==> flow/design.v <==
module dso100fb_registers (
    input CLK,
    input RST_N,
    input      [31:0] PADDR,
    input             PENABLE,
    output reg [31:0] PRDATA,
    output            PREADY,
    output            PSLVERR,    
    input             PSEL,
    input      [31:0] PWDATA,
    input             PWRITE,
    output            INTR,
    output reg        START,
    output reg        STOP,
    input             STARTED,
    input             STOPPED,
    input       [1:0] STATE,
    output reg [31:0] FETCH_FB_BASE,
    output reg [22:0] FETCH_FB_LENGTH,
    output reg [11:0] TIMING_WIDTHBEFOREOVERLAY,
    output reg [11:0] TIMING_WIDTHOVERLAY,
    output reg [11:0] TIMING_WIDTHAFTEROVERLAY,
    output reg [11:0] TIMING_HFRONTPORCH,
    output reg [11:0] TIMING_HSYNCPULSE,
    output reg [11:0] TIMING_HBACKPORCH,
    output reg [11:0] TIMING_HEIGHTBEFOREOVERLAY,
    output reg [11:0] TIMING_HEIGHTOVERLAY,
    output reg [11:0] TIMING_HEIGHTAFTEROVERLAY,
    output reg [11:0] TIMING_VFRONTPORCH,
    output reg [11:0] TIMING_VSYNCPULSE,
    output reg [11:0] TIMING_VBACKPORCH,
    output reg        HSYNC_POLARITY,
    output reg        VSYNC_POLARITY,
    output reg        DE_POLARITY
);
    reg [1:0] isr;
    reg [1:0] imr;
    assign PREADY = 1'b1;
    assign PSLVERR = 1'b0;
    always @ (posedge CLK or negedge RST_N)
        if(!RST_N)
        begin
            PRDATA <= 32'b0;
            START <= 1'b0;
            STOP <= 1'b0;
            isr <= 2'b00;
            imr <= 2'b00;
            FETCH_FB_BASE <= 32'b0;
            FETCH_FB_LENGTH <= 23'b0;
            TIMING_WIDTHBEFOREOVERLAY <= 12'b0;
            TIMING_WIDTHOVERLAY <= 12'b0;
            TIMING_WIDTHAFTEROVERLAY <= 12'b0;
            TIMING_HFRONTPORCH <= 12'b0;
            TIMING_HSYNCPULSE <= 12'b0;
            TIMING_HBACKPORCH <= 12'b0;
            TIMING_HEIGHTBEFOREOVERLAY <= 12'b0;
            TIMING_HEIGHTOVERLAY <= 12'b0;
            TIMING_HEIGHTAFTEROVERLAY <= 12'b0;
            TIMING_VFRONTPORCH <= 12'b0;
            TIMING_VSYNCPULSE <= 12'b0;
            TIMING_VBACKPORCH <= 12'b0;
            HSYNC_POLARITY <= 1'b0;
            VSYNC_POLARITY <= 1'b0;
            DE_POLARITY <= 1'b0;
        end
        else
        begin
            isr[0] <= isr[0] | STARTED;
            isr[1] <= isr[1] | STOPPED;
            START <= 1'b0;
            STOP <= 1'b0;
            if(PSEL)
            begin
                PRDATA <= 32'b0;
                case(PADDR[5:2])                
                4'd0:
                    PRDATA[3:2] <= STATE;
                4'd1:
                    PRDATA[1:0] <= isr;
                4'd2:
                    PRDATA[1:0] <= imr;
                4'd3:
                    PRDATA <= FETCH_FB_BASE;
                4'd4:
                    PRDATA[22:0] <= FETCH_FB_LENGTH;
                4'd5:
                begin
                    PRDATA[11:0] <= TIMING_WIDTHBEFOREOVERLAY;
                    PRDATA[27:16] <= TIMING_WIDTHOVERLAY;
                end
               4'd6:
               begin
                   PRDATA[11:0] <= TIMING_WIDTHAFTEROVERLAY;
                   PRDATA[27:16] <= TIMING_HFRONTPORCH;
               end
                4'd7:
                begin
                    PRDATA[11:0] <= TIMING_HSYNCPULSE;
                    PRDATA[27:16] <= TIMING_HBACKPORCH;
                end
                4'd8:
                begin
                    PRDATA[11:0] <= TIMING_HEIGHTBEFOREOVERLAY;
                    PRDATA[27:16] <= TIMING_HEIGHTOVERLAY;
                end
               4'd9:
               begin
                   PRDATA[11:0] <= TIMING_HEIGHTAFTEROVERLAY;
                   PRDATA[27:16] <= TIMING_VFRONTPORCH;
               end
                4'd10:
                begin
                    PRDATA[11:0] <= TIMING_VSYNCPULSE;
                    PRDATA[27:16] <= TIMING_VBACKPORCH;
                end
                4'd11:
                begin
                    PRDATA[1] <= HSYNC_POLARITY;
                    PRDATA[2] <= VSYNC_POLARITY;
                    PRDATA[0] <= DE_POLARITY;
                end
                default: ;
                endcase
                if(PWRITE & PENABLE)
                begin
                    case(PADDR[5:2])
                    4'd0:
                    begin
                        START <= PWDATA[0];
                        STOP <= PWDATA[1];
                    end
                    4'd1:
                        isr <= isr & PWDATA[1:0];
                    4'd2:
                        imr <= PWDATA[1:0];
                    4'd3:
                        FETCH_FB_BASE <= PWDATA;
                    4'd4:
                        FETCH_FB_LENGTH <= PWDATA[22:0];
                    4'd5:
                    begin
                        TIMING_WIDTHBEFOREOVERLAY <= PWDATA[11:0];
                        TIMING_WIDTHOVERLAY <= PWDATA[27:16];
                    end
                    4'd6:
                    begin
                        TIMING_WIDTHAFTEROVERLAY <= PWDATA[11:0];
                        TIMING_HFRONTPORCH <= PWDATA[27:16];
                    end
                    4'd7:
                    begin
                        TIMING_HSYNCPULSE <= PWDATA[11:0];
                        TIMING_HBACKPORCH <= PWDATA[27:16];
                    end
                    4'd8:
                    begin
                        TIMING_HEIGHTBEFOREOVERLAY <= PWDATA[11:0];
                        TIMING_HEIGHTOVERLAY <= PWDATA[27:16];
                    end
                    4'd9:
                    begin
                        TIMING_HEIGHTAFTEROVERLAY <= PWDATA[11:0];
                        TIMING_VFRONTPORCH <= PWDATA[27:16];
                    end
                    4'd10:
                    begin
                        TIMING_VSYNCPULSE <= PWDATA[11:0];
                        TIMING_VBACKPORCH <= PWDATA[27:16];
                    end
                    4'd11:
                    begin
                        HSYNC_POLARITY <= PWDATA[1];
                        VSYNC_POLARITY <= PWDATA[2];
                        DE_POLARITY <= PWDATA[0];
                    end
                    default: ;
                    endcase            
                end
            end
        end
    assign INTR = |(isr & imr);
endmodule
# Reports on dso100fb_registers
# What the tools print for dso100fb_registers, step after step.
# Lines are those of the file above, counted from 1.
# Library cell names are shortened.
# The mark -- stands for no value.
# design
top_module,dso100fb_registers
clock_port,CLK
lib,sky130hd
pvt_corner,tt_025C_1v80

# Elaborated design
# Yosys after proc, flatten, opt, wreduce and memory -nomap, before mapping. Enables and synchronous resets that opt folds into registers are not counted as muxes. Memory bits, and registers merged into a memory's read port (data or address), are not among the register bits. Print and check cells are not counted. Equal cells are merged and count once.
# bits
regBits,240
inputBits,73
out_inout_bits,239
wordCells,79
# classes
n_eq,11
n_mux,21
logic,5
reduce_and_logical,12
# ops
cell,n
case mux 8 bit (select 8 bit),1
case mux 7 bit (select 8 bit),1
case mux 5 bit (select 7 bit),1
AND reduction 3 bit,10
case mux 1 bit (select 11 bit),2
equality test 4 x 3 -> 1 bit (second input constant),4
equality test 4 bit (second input constant),4
two-way mux 1 bit,12
case mux 1 bit (select 10 bit),1
case mux 1 bit (select 9 bit),1
equality test 4 x 2 -> 1 bit (second input constant),2
case mux 4 bit (select 2 bit),1
bitwise AND 2 bit,2
equality test 4 x 1 -> 1 bit (second input constant),1
logical NOT 4 bit,1
two-way mux 4 bit,1
OR 1 bit,2
OR reduction 2 bit,1
bitwise AND 1 bit,1

# Longest topological paths
# Yosys ltp: most cells in a row. Word level: on the elaborated netlist, between registers, memories and ports. Mapped: between sequential cells and ports; inverters and the memories' decode and read muxes count.
# depth
word_depth,4
abc_area,0
mapped_depth,10
mapped_depth_nobuf,7

# Synthesis result
# Source: synth_stat.txt of the flow (Yosys; design flattened, memories mapped). It holds for the ABC_AREA given above (unset counts as 0); a run with the other value may have another netlist.
# Totals and module areas in this step are rounded.
# mapped
mapped_cells,754
yosys_area_um2,10400
seqArea_um2,6010
ffs,240
buf_cells,61
# types
type,n,area_total_um2
dfrtp_1,240,6005.76
mux2_2,178,2E+03
a22oi_1,47,352.838
a22o_1,27,236.477
mux2_1,17,191.434
a221oi_1,19,166.41
mux2_4,10,150.144
buf_2,28,140.134
a31oi_1,19,118.864
a21o_1,15,112.608
buf_4,15,112.608
nor2_1,22,82.579
a21oi_1,13,65.062
nand3_1,10,50.048
clkbuf_1,13,48.797
buf_6,4,45.043
and2_1,7,43.792
nand2_1,11,41.29
# Not listed: further types 31, cells in them 59.

# Timing after synthesis
# OpenSTA on the mapped netlist: ideal clock, no wires. The path of least setup slack (recovery checks aside). Input and output delay are each 20% of the period. Register names are those of the netlist, which keeps one name where synthesis merged equal registers.
# synth_timing
path_kind,input-to-reg
startpoint,input PADDR[4]
endpoint,register TIMING_HEIGHTBEFOREOVERLAY[10]
period_ns,3.38
in_delay_ns,0.676
t_first_pin_ns,0.676
t_arrival_ns,2.085
path_slack_ns,1.170
delay_ns,1.534
path_stages,8
path_buffers,3
period_less_setup_slack_ns,2.21
# "delay_ns" = arrival - input delay + setup time.
# "path_stages": output pins that drive a net of the path, with the launching flip-flop's if there is one; two outputs of one cell count as two.
# "period_less_setup_slack_ns" = period - worst setup slack (recovery checks aside). The figure is calculated, with input and output delays left at 20% of the set period.
# The rows between start and end are the longest chain of elaborated cells between them; the timing report does not say that the signal goes this way. Where chains are equally long, one stands for them.
# A line is the first line of the expression or statement that the cell stems from. Yosys adds cells for indexed reads and writes and turns some case tables into memories.
# synth_between
cell_sequence,inv_1 > ha_1 > buf_2 > nor3b_2 > and2_1 > buf_2 > buf_4 > mux2_2
elab_chain_cells,2
cone_cells,2
classes_between,eq/ne (1); reduce/logical (1)
# synth_lines
element,line,source
"start, declared",4,"input      [31:0] PADDR,"
equality test 4 bit,126,case(PADDR[5:2])
AND reduction 3 bit,--,
"end, assigned",56,TIMING_HEIGHTBEFOREOVERLAY <= 12'b0;
"end, assigned",157,TIMING_HEIGHTBEFOREOVERLAY <= PWDATA[11:0];
"end, declared",26,"output reg [11:0] TIMING_HEIGHTBEFOREOVERLAY,"

# Worst path after layout
# Path of least setup slack in the final report of entry A (OpenROAD, finished layout, wires in). Where an end is a register, its clock arrival counts in the times.
# layout_timing
path_kind,input-to-reg
startpoint,input PADDR[4]
endpoint,register TIMING_HEIGHTBEFOREOVERLAY[4]
period_ns,3.05
in_delay_ns,0.61
t_first_pin_ns,0.61
t_arrival_ns,2.85
path_slack_ns,0.65
path_stages,8
path_buffers,3
# The rows between start and end are the longest chain of elaborated cells between them; the timing report does not say that the signal goes this way. Where chains are equally long, one stands for them.
# layout_between
cell_sequence,clkdlybuf4s50_1 > inv_1 > ha_1 > nor3b_4 > buf_4 > and2_2 > buf_12 > mux2_2
elab_chain_cells,2
cone_cells,2
classes_between,eq/ne (1); reduce/logical (1)
# layout_lines
element,line,source
"start, declared",4,"input      [31:0] PADDR,"
equality test 4 bit,126,case(PADDR[5:2])
AND reduction 3 bit,--,
"end, assigned",56,TIMING_HEIGHTBEFOREOVERLAY <= 12'b0;
"end, assigned",157,TIMING_HEIGHTBEFOREOVERLAY <= PWDATA[11:0];
"end, declared",26,"output reg [11:0] TIMING_HEIGHTBEFOREOVERLAY,"

# Module dso100fb_registers, platform sky130hd: 2 stored runs of the flow (Yosys, OpenROAD) with differing settings, in no particular order. Input and output delays are each 20% of the period that was set; the output load is 0.01 pF.
# "period_reached_ns": clock period set for the run, less the worst setup slack. It is reckoned from that one timing run; input and output delays stay at 20% of the period that was set.
# "worstPathTime_ns" = time allowed to the worst setup path (clock period - input delay - output delay, where it has them) - its slack; a late launch clock adds to it, a late capture clock takes from it.
# By "power_total_uw" is meant OpenSTA's value without simulated activity: inputs other than the clock are taken to toggle once in ten clock periods, and the tool carries that through the logic.
# The results are shown rounded.
# Settings: . = not set for that run.
# Results: . = not shown.
setting or result,entry A,entry B
period_ns,3.05,1.28
CORE_UTILIZATION,16,59
SETUP_SLACK_MARGIN,0.23,0.01
PLACE_DENSITY_LB_ADDON,0.2,0.14
GPL_ROUTABILITY_DRIVEN,1,.
CTS_CLUSTER_DIAMETER,244,166
SLEW_MARGIN,40,5
MAX_ROUTING_LAYER,met4,met5
CAP_MARGIN,20,20
CORE_MARGIN,2,2
HOLD_SLACK_MARGIN,.,-0.0
CORE_ASPECT_RATIO,.,0.79
TNS_END_PERCENT,.,75
CTS_CLUSTER_SIZE,.,65
MIN_ROUTING_LAYER,.,met2
fin_hold_ws_ns,0.479,.
synth_chip_area_um2,10400,.
worstPathTime_ns,1.79,.
critical_path_type,input-to-reg,.
power_total_uw,9170,.
worst_setup_slack_ns,0.651,.
final_die_area_um2,67200,.
period_reached_ns,2.399,.
post_route_stdcell_area_um2,15600,.
total_negative_slack_ns,0.000,.
finish.utilization_pct,24.2,.
# Entry B: stopped before the end: routing reported GRT-0232
